==> flow/design.v <==
module clk_gen(in_clk, out_clk);
	parameter SOURCE_CLK = 100000000;
	parameter TARGET_CLK = 1;
	parameter N = $clog2(SOURCE_CLK / TARGET_CLK);
	input in_clk;
	output reg out_clk;
	reg [N-1:0] count;
	always @(posedge in_clk) begin
		if (count < (SOURCE_CLK / TARGET_CLK) - 1) begin
			count <= count + 1'b1;
			out_clk <= 0;
		end
		else begin
			count <= 0;
			out_clk <= 1;  
		end
	end
endmodule
module packet_generator(
	input clk,
	input rst,
	input [31:0] global_timer,
	input [47:0] mac_address,
	input [10:0] packet_size,
	input [15:0] packet_interval,
	input [47:0] packet_dst,
	input packet_custom,
	output [10:0] pkt_addr,
	input [7:0] pkt_data,
	output reg [7:0] tx_data,
	output tx_write
	);
	localparam STATE_WAIT           = 0;
	localparam STATE_SEND_DST       = 1;
	localparam STATE_SEND_SRC       = 2;
	localparam STATE_SEND_TYPE      = 3;
	localparam STATE_SEND_TIMESTAMP = 4;
	localparam STATE_SEND_SEQUENCE  = 5;
	localparam STATE_SEND_DATA      = 6;
	localparam STATE_SEND_CUSTOM    = 7;
	reg [2:0] state;
	reg [2:0] next_state;
	reg [10:0] counter;
	reg [10:0] next_counter;
	reg [31:0] timer = 0;  
	wire clk_timer;
	reg [31:0] timestamp;
	reg [31:0] next_timestamp;
	reg [31:0] sequence;
	reg [31:0] next_sequence;
	clk_gen clk_ms(
		.in_clk(clk),
		.out_clk(clk_timer)
	);
	defparam clk_ms.SOURCE_CLK = 125000000;
	defparam clk_ms.TARGET_CLK = 1000;
	assign tx_write = state == STATE_SEND_DST ||
	                  state == STATE_SEND_SRC ||
	                  state == STATE_SEND_TYPE ||
	                  state == STATE_SEND_TIMESTAMP ||
	                  state == STATE_SEND_SEQUENCE ||
	                  state == STATE_SEND_DATA ||
	                  (state == STATE_SEND_CUSTOM && counter != 0);
	assign pkt_addr = counter;
	always @(*) begin
		case (state)
			STATE_SEND_DST:
				tx_data = (packet_dst >> {11'd5 - counter, 3'b0}) & 8'hFF;
			STATE_SEND_SRC:
				tx_data = (mac_address >> {11'd5 - counter, 3'b0}) & 8'hFF;
			STATE_SEND_TYPE:
				tx_data = ({16'h1000} >> {11'd1 - counter, 3'b0}) & 8'hFF;
			STATE_SEND_TIMESTAMP:
				tx_data = (timestamp >> {11'd3 - counter, 3'b0}) & 8'hFF;
			STATE_SEND_SEQUENCE:
				tx_data = (sequence >> {11'd3 - counter, 3'b0}) & 8'hFF;
			STATE_SEND_CUSTOM:
				tx_data = pkt_data;
			default:
				tx_data = 0;
		endcase
	end
	always @(*) begin
		next_state = state;
		next_timestamp = timestamp;
		next_sequence = sequence;
		case (state)
			STATE_WAIT: begin
				if (timer == 0 && clk_timer) begin
					if (packet_custom)
						next_state = STATE_SEND_CUSTOM;
					else
						next_state = STATE_SEND_DST;
					next_timestamp = global_timer;
				end
			end
			STATE_SEND_DST: begin
				if (counter == 11'd5)
					next_state = STATE_SEND_SRC;
			end
			STATE_SEND_SRC: begin
				if (counter == 11'd5)
					next_state = STATE_SEND_TYPE;
			end
			STATE_SEND_TYPE: begin
				if (counter == 11'd1)
					next_state = STATE_SEND_TIMESTAMP;
			end
			STATE_SEND_TIMESTAMP: begin
				if (counter == 11'd3)
					next_state = STATE_SEND_SEQUENCE;
			end
			STATE_SEND_SEQUENCE: begin
				if (counter == 11'd3)
					next_state = STATE_SEND_DATA;
			end
			STATE_SEND_DATA: begin
				if (counter >= packet_size - 11'd9) begin
					next_state = STATE_WAIT;
					next_sequence = next_sequence + 1'b1;
				end
			end
			STATE_SEND_CUSTOM: begin
				if (counter >= packet_size) begin
					next_state = STATE_WAIT;
				end
			end
		endcase
		if (next_state != state)
			next_counter = 0;
		else
			next_counter = counter + 1'b1;
	end
	always @(posedge clk or posedge rst) begin
		if (rst) begin
			state <= STATE_WAIT;
			counter <= 0;
			timer <= 0;
			timestamp <= 0;
			sequence <= 0;
		end
		else begin
			state <= next_state;
			counter <= next_counter;
			timestamp <= next_timestamp;
			sequence <= next_sequence;
			if (clk_timer) begin
				if (timer < packet_interval - 1) begin
					timer <= timer + 1;
				end
				else begin
					timer <= 0;
				end
			end
		end
	end
endmodule
# Reports on packet_generator
# Tool output for the design above, in the order of the flow.
# Line numbers count from 1 in the design file above.
# Operators carry their Yosys type and port widths (W data, S select, Z words).
# Not given: -
# inputs
design,packet_generator
clock,clk
library,sky130hd
pvt_corner,tt_025C_1v80

# Elaborated design
# Source: Yosys, flattened and elaborated, memories not mapped. Widths are those after wreduce. Registers that Yosys merges into a memory's read port (data or address) are not register bits. Print and check cells do not count. Equal cells are merged and count once.
# word_totals
register_bits,128
elab_cells,73
input_bits,166
# op_classes
n_cmp,4
reduce_and_logical,15
n_eq,13
add_sub_neg,9
n_shift,5
mux,18
n_logic,2
# op_table
cell,n
$mux W32,5
$shr A48 B14 Y8,2
$add A32 B1 Y32 const B,2
$shr A32 B14 Y8,2
$pmux W8 S6,1
$lt A32 B32 Y1,1
$logic_not A32 Y1,1
$mux W3,9
$pmux W3 S8,1
$ge A11 B11 Y1,2
$sub A16 B1 Y17 const B,1
$add A17 B1 Y17 const B,1
$lt A17 B17 Y1 const B,1
$shr A13 B14 Y8 const A,1
$reduce_or A7 Y1,2
$eq A3 B3 Y1 const B,4
$sub A1 B11 Y11 const A,1
$add A11 B1 Y11 const B,1
$eq A11 B1 Y1 const B,1
$eq A11 B2 Y1 const B,1
$eq A11 B3 Y1 const B,1
$sub A11 B4 Y11 const B,1
$reduce_bool A11 Y1,1
$sub A2 B11 Y11 const A,1
$sub A3 B11 Y11 const A,1
$mux W11,1
$logic_or A1 B1 Y1,6
$eq A3 B2 Y1 const B,2
# Other operator kinds: 8; their cells: 12.

# Logic depth
# Yosys ltp: most cells in a row. Word level: on the elaborated netlist, between registers, memories and ports. Mapped: between sequential cells and ports; inverters and the memories' decode and read muxes count.
# depth
ltp_word,7
abc_area,0
ltp_mapped,15

# Netlist
# The flow's flattened synthesis, as Yosys stat reports it; memories are mapped. The netlist is that of the ABC_AREA named above (0 if unset); the other value can give another one.
# The area totals of this step are shown rounded.
# types
cell_type,n
sky130_fd_sc_hd__dfrtp_1,110
sky130_fd_sc_hd__ha_1,68
sky130_fd_sc_hd__xnor2_1,70
sky130_fd_sc_hd__mux2_2,36
sky130_fd_sc_hd__nand2_1,106
sky130_fd_sc_hd__nor2_1,98
sky130_fd_sc_hd__dfxtp_1,18
sky130_fd_sc_hd__a21oi_1,57
sky130_fd_sc_hd__xor2_1,31
sky130_fd_sc_hd__mux2i_1,25
sky130_fd_sc_hd__o21ai_0,50
sky130_fd_sc_hd__nand3_1,39
sky130_fd_sc_hd__nand4_1,29
sky130_fd_sc_hd__mux4_2,6
sky130_fd_sc_hd__inv_1,33
sky130_fd_sc_hd__o22a_1,14
sky130_fd_sc_hd__and3_1,19
sky130_fd_sc_hd__nor3_1,17
# Other cell types: 60; their cells: 236.
# mapped
seq_area_um2,3113
ffs,128
mapped_cells,1062
area_um2,9565
buf_cells,50
# By module: a second synthesis without flattening, with its own total; a netlist apart from the flattened one above.
# unflattened
hier_cells,1018
area_unflattened_um2,9410
# Each row is one instance without its submodules.
# modules
module,instances,n_cells,mod_seq_area_um2,area_um2
packet_generator,1,930,2753,8635
clk_gen,1,88,360.3,775.7

# Path before layout
# OpenSTA on the mapped netlist: ideal clock, no wires. The path of least setup slack (recovery checks aside). Input and output delay are each 20% of the period. Register names are those of the netlist, which keeps one name where synthesis merged equal registers.
# synth_path
path_type,input port to flip-flop
startpoint,input packet_interval[5]
endpoint,register timer[10]
path_stages,14
t_arrival_ps,4825
t_first_pin_ps,1304
in_delay_ps,1304
path_delay_ps,3593
setup_slack_ps,1623
tclk_ps,6520
synth_period_reached_ps,4897
# "path_delay_ps" is the arrival time less input delay plus setup time.
# "path_stages": output pins that drive a net of the path, with the launching flip-flop's if there is one; two outputs of one cell count as two.
# "synth_period_reached_ps" is the clock period less the worst setup slack; recovery checks do not enter. This is arithmetic on one report: input and output delays are still those of the set period (20% each).
# The rows between start and end are the longest chain of elaborated cells between them; the timing report does not say that the signal goes this way. Where chains are equally long, one stands for them.
# Each line given opens the expression or statement behind the cell; cells for indexed reads and writes are added by Yosys, which also makes memories of some case tables.
# A register here has more assigning lines than the two given.
# synth_via
cell_sequence,sky130_fd_sc_hd__or4_1 > sky130_fd_sc_hd__nor4_1 > sky130_fd_sc_hd__nand2_1 > sky130_fd_sc_hd__or3_1 > sky130_fd_sc_hd__ha_1 > sky130_fd_sc_hd__a21oi_1 > sky130_fd_sc_hd__o21ai_0 > sky130_fd_sc_hd__a221oi_1 > sky130_fd_sc_hd__a2111oi_0 > sky130_fd_sc_hd__a211o_1 > sky130_fd_sc_hd__and2_1 > sky130_fd_sc_hd__buf_2 > sky130_fd_sc_hd__buf_1 > sky130_fd_sc_hd__nor2_1
elab_chain_cells,3
cells_between,3
lines_between,1
# synth_rtl
item,line,source
start: declaration,25,"input [15:0] packet_interval,"
$sub A16 B1 Y17,148,if (timer < packet_interval - 1) begin
$lt A32 B32 Y1,148,
$mux W32,148,
end: assignment,149,timer <= timer + 1;
end: assignment,152,timer <= 0;
end: declaration,45,reg [31:0] timer = 0;

# Path in the finished layout
# Path of least setup slack in the final report of run 2 (OpenROAD, finished layout, wires in). Where an end is a register, its clock arrival counts in the times.
# The report prints the path's times to 10 ps; the period is as set.
# layout_path
path_type,flip-flop to output port
startpoint,register counter[2]
endpoint,output tx_data[5]
t_arrival_ps,3690
setup_slack_ps,490
out_delay_ps,1050
tclk_ps,5230
path_stages,11
t_first_pin_ps,450
# layout_via
cell_sequence,sky130_fd_sc_hd__dfrtp_1 > sky130_fd_sc_hd__inv_1 > sky130_fd_sc_hd__ha_1 > sky130_fd_sc_hd__nor2_1 > sky130_fd_sc_hd__nor2b_1 > sky130_fd_sc_hd__o311ai_0 > sky130_fd_sc_hd__nand3_2 > sky130_fd_sc_hd__a211oi_4 > sky130_fd_sc_hd__buf_12 > sky130_fd_sc_hd__a32o_1 > sky130_fd_sc_hd__clkdlybuf4s50_1
# layout_rtl
item,line,source
start: declaration,43,reg [10:0] counter;
start: assignment,137,counter <= 0;
start: assignment,144,counter <= next_counter;
end: declaration,30,"output reg [7:0] tx_data,"
# No chain of elaborated cells between the ends is given.

Appendix: measured runs

Top module packet_generator; platform sky130hd; tools Yosys and OpenROAD; 2 stored runs in no particular order. Input and output delays are each 20% of the period that was set; the output load is 0.01 pF.
"achieved_period_ps" is the run's clock period less its worst setup slack. It is reckoned from that one timing run; input and output delays stay at 20% of the period that was set.
"critical_path_time_ps" = time allowed to the worst setup path (clock period - input delay - output delay, where it has them) - its slack; a late launch clock adds to it, a late capture clock takes from it.
"total_power_uw" is the tool's figure for a default switching activity; nothing was simulated.
"critical_path_time_ps" is known to 10 ps.
Results are given in rounded form.

Run 1, flow files:
==> flow/run.sh <==
#!/bin/bash
# the make line also repeats the synthesis and layout settings of config.mk as NAME=value (left out here)
make -C /OpenROAD-flow-scripts/flow DESIGN_CONFIG=/design/flow/config.mk WORK_HOME=/design/flow/orfs CLKGATE_MAP_FILE= finish
==> flow/config.mk <==
export PLATFORM = sky130hd
export DESIGN_NAME = packet_generator
export DESIGN_NICKNAME = packet_generator
export VERILOG_FILES = /design/flow/design.v
export SDC_FILE = /design/flow/constraint.sdc
export NUM_CORES = 4
export LEC_CHECK = 0
export CAP_MARGIN = 5
export CELL_PAD_IN_SITES_DETAIL_PLACEMENT = 1
export CORE_MARGIN = 7
export CORE_UTILIZATION = 56
export CTS_CLUSTER_SIZE = 91
export GPL_ROUTABILITY_DRIVEN = 0
export MAX_ROUTING_LAYER = met5
export SETUP_SLACK_MARGIN = 1.26
export SLEW_MARGIN = 20
export TNS_END_PERCENT = 45
==> flow/constraint.sdc <==
create_clock -name core_clock -period 7.53 [get_ports {clk}]
set_input_delay 1.5060 -clock core_clock [delete_from_list [all_inputs] [get_ports {clk}]]
set_output_delay 1.5060 -clock core_clock [all_outputs]
set_load 0.01 [all_outputs]

Run 1: incomplete, routing halted on ODB-0269

Run 2, flow files:
==> flow/run.sh <==
#!/bin/bash
# the make line also repeats the synthesis and layout settings of config.mk as NAME=value (left out here)
make -C /OpenROAD-flow-scripts/flow DESIGN_CONFIG=/design/flow/config.mk WORK_HOME=/design/flow/orfs CLKGATE_MAP_FILE= finish
==> flow/config.mk <==
export PLATFORM = sky130hd
export DESIGN_NAME = packet_generator
export DESIGN_NICKNAME = packet_generator
export VERILOG_FILES = /design/flow/design.v
export SDC_FILE = /design/flow/constraint.sdc
export NUM_CORES = 4
export LEC_CHECK = 0
export CAP_MARGIN = 20
export CORE_MARGIN = 4
export CORE_UTILIZATION = 16
export CTS_CLUSTER_DIAMETER = 102
export GPL_ROUTABILITY_DRIVEN = 0
export MAX_ROUTING_LAYER = met4
export MIN_ROUTING_LAYER = met1
export PLACE_DENSITY_LB_ADDON = 0.16
export SETUP_SLACK_MARGIN = 0.29
export SLEW_MARGIN = 20
==> flow/constraint.sdc <==
create_clock -name core_clock -period 5.23 [get_ports {clk}]
set_input_delay 1.0460 -clock core_clock [delete_from_list [all_inputs] [get_ports {clk}]]
set_output_delay 1.0460 -clock core_clock [all_outputs]
set_load 0.01 [all_outputs]

==> results of run 2, as CSV <==
result,value
critical_path_time_ps,3690
path_kind,"flip-flop to output port"
total_power_uw,4585
finalCellArea_um2,13050
final_hold_ws_ps,445
setup_worst_slack_ps,490
design_die_area_um2,63760
setup_tns_ps,0
fin_util_pct,22.1
achieved_period_ps,4740
synth_area_um2,9565
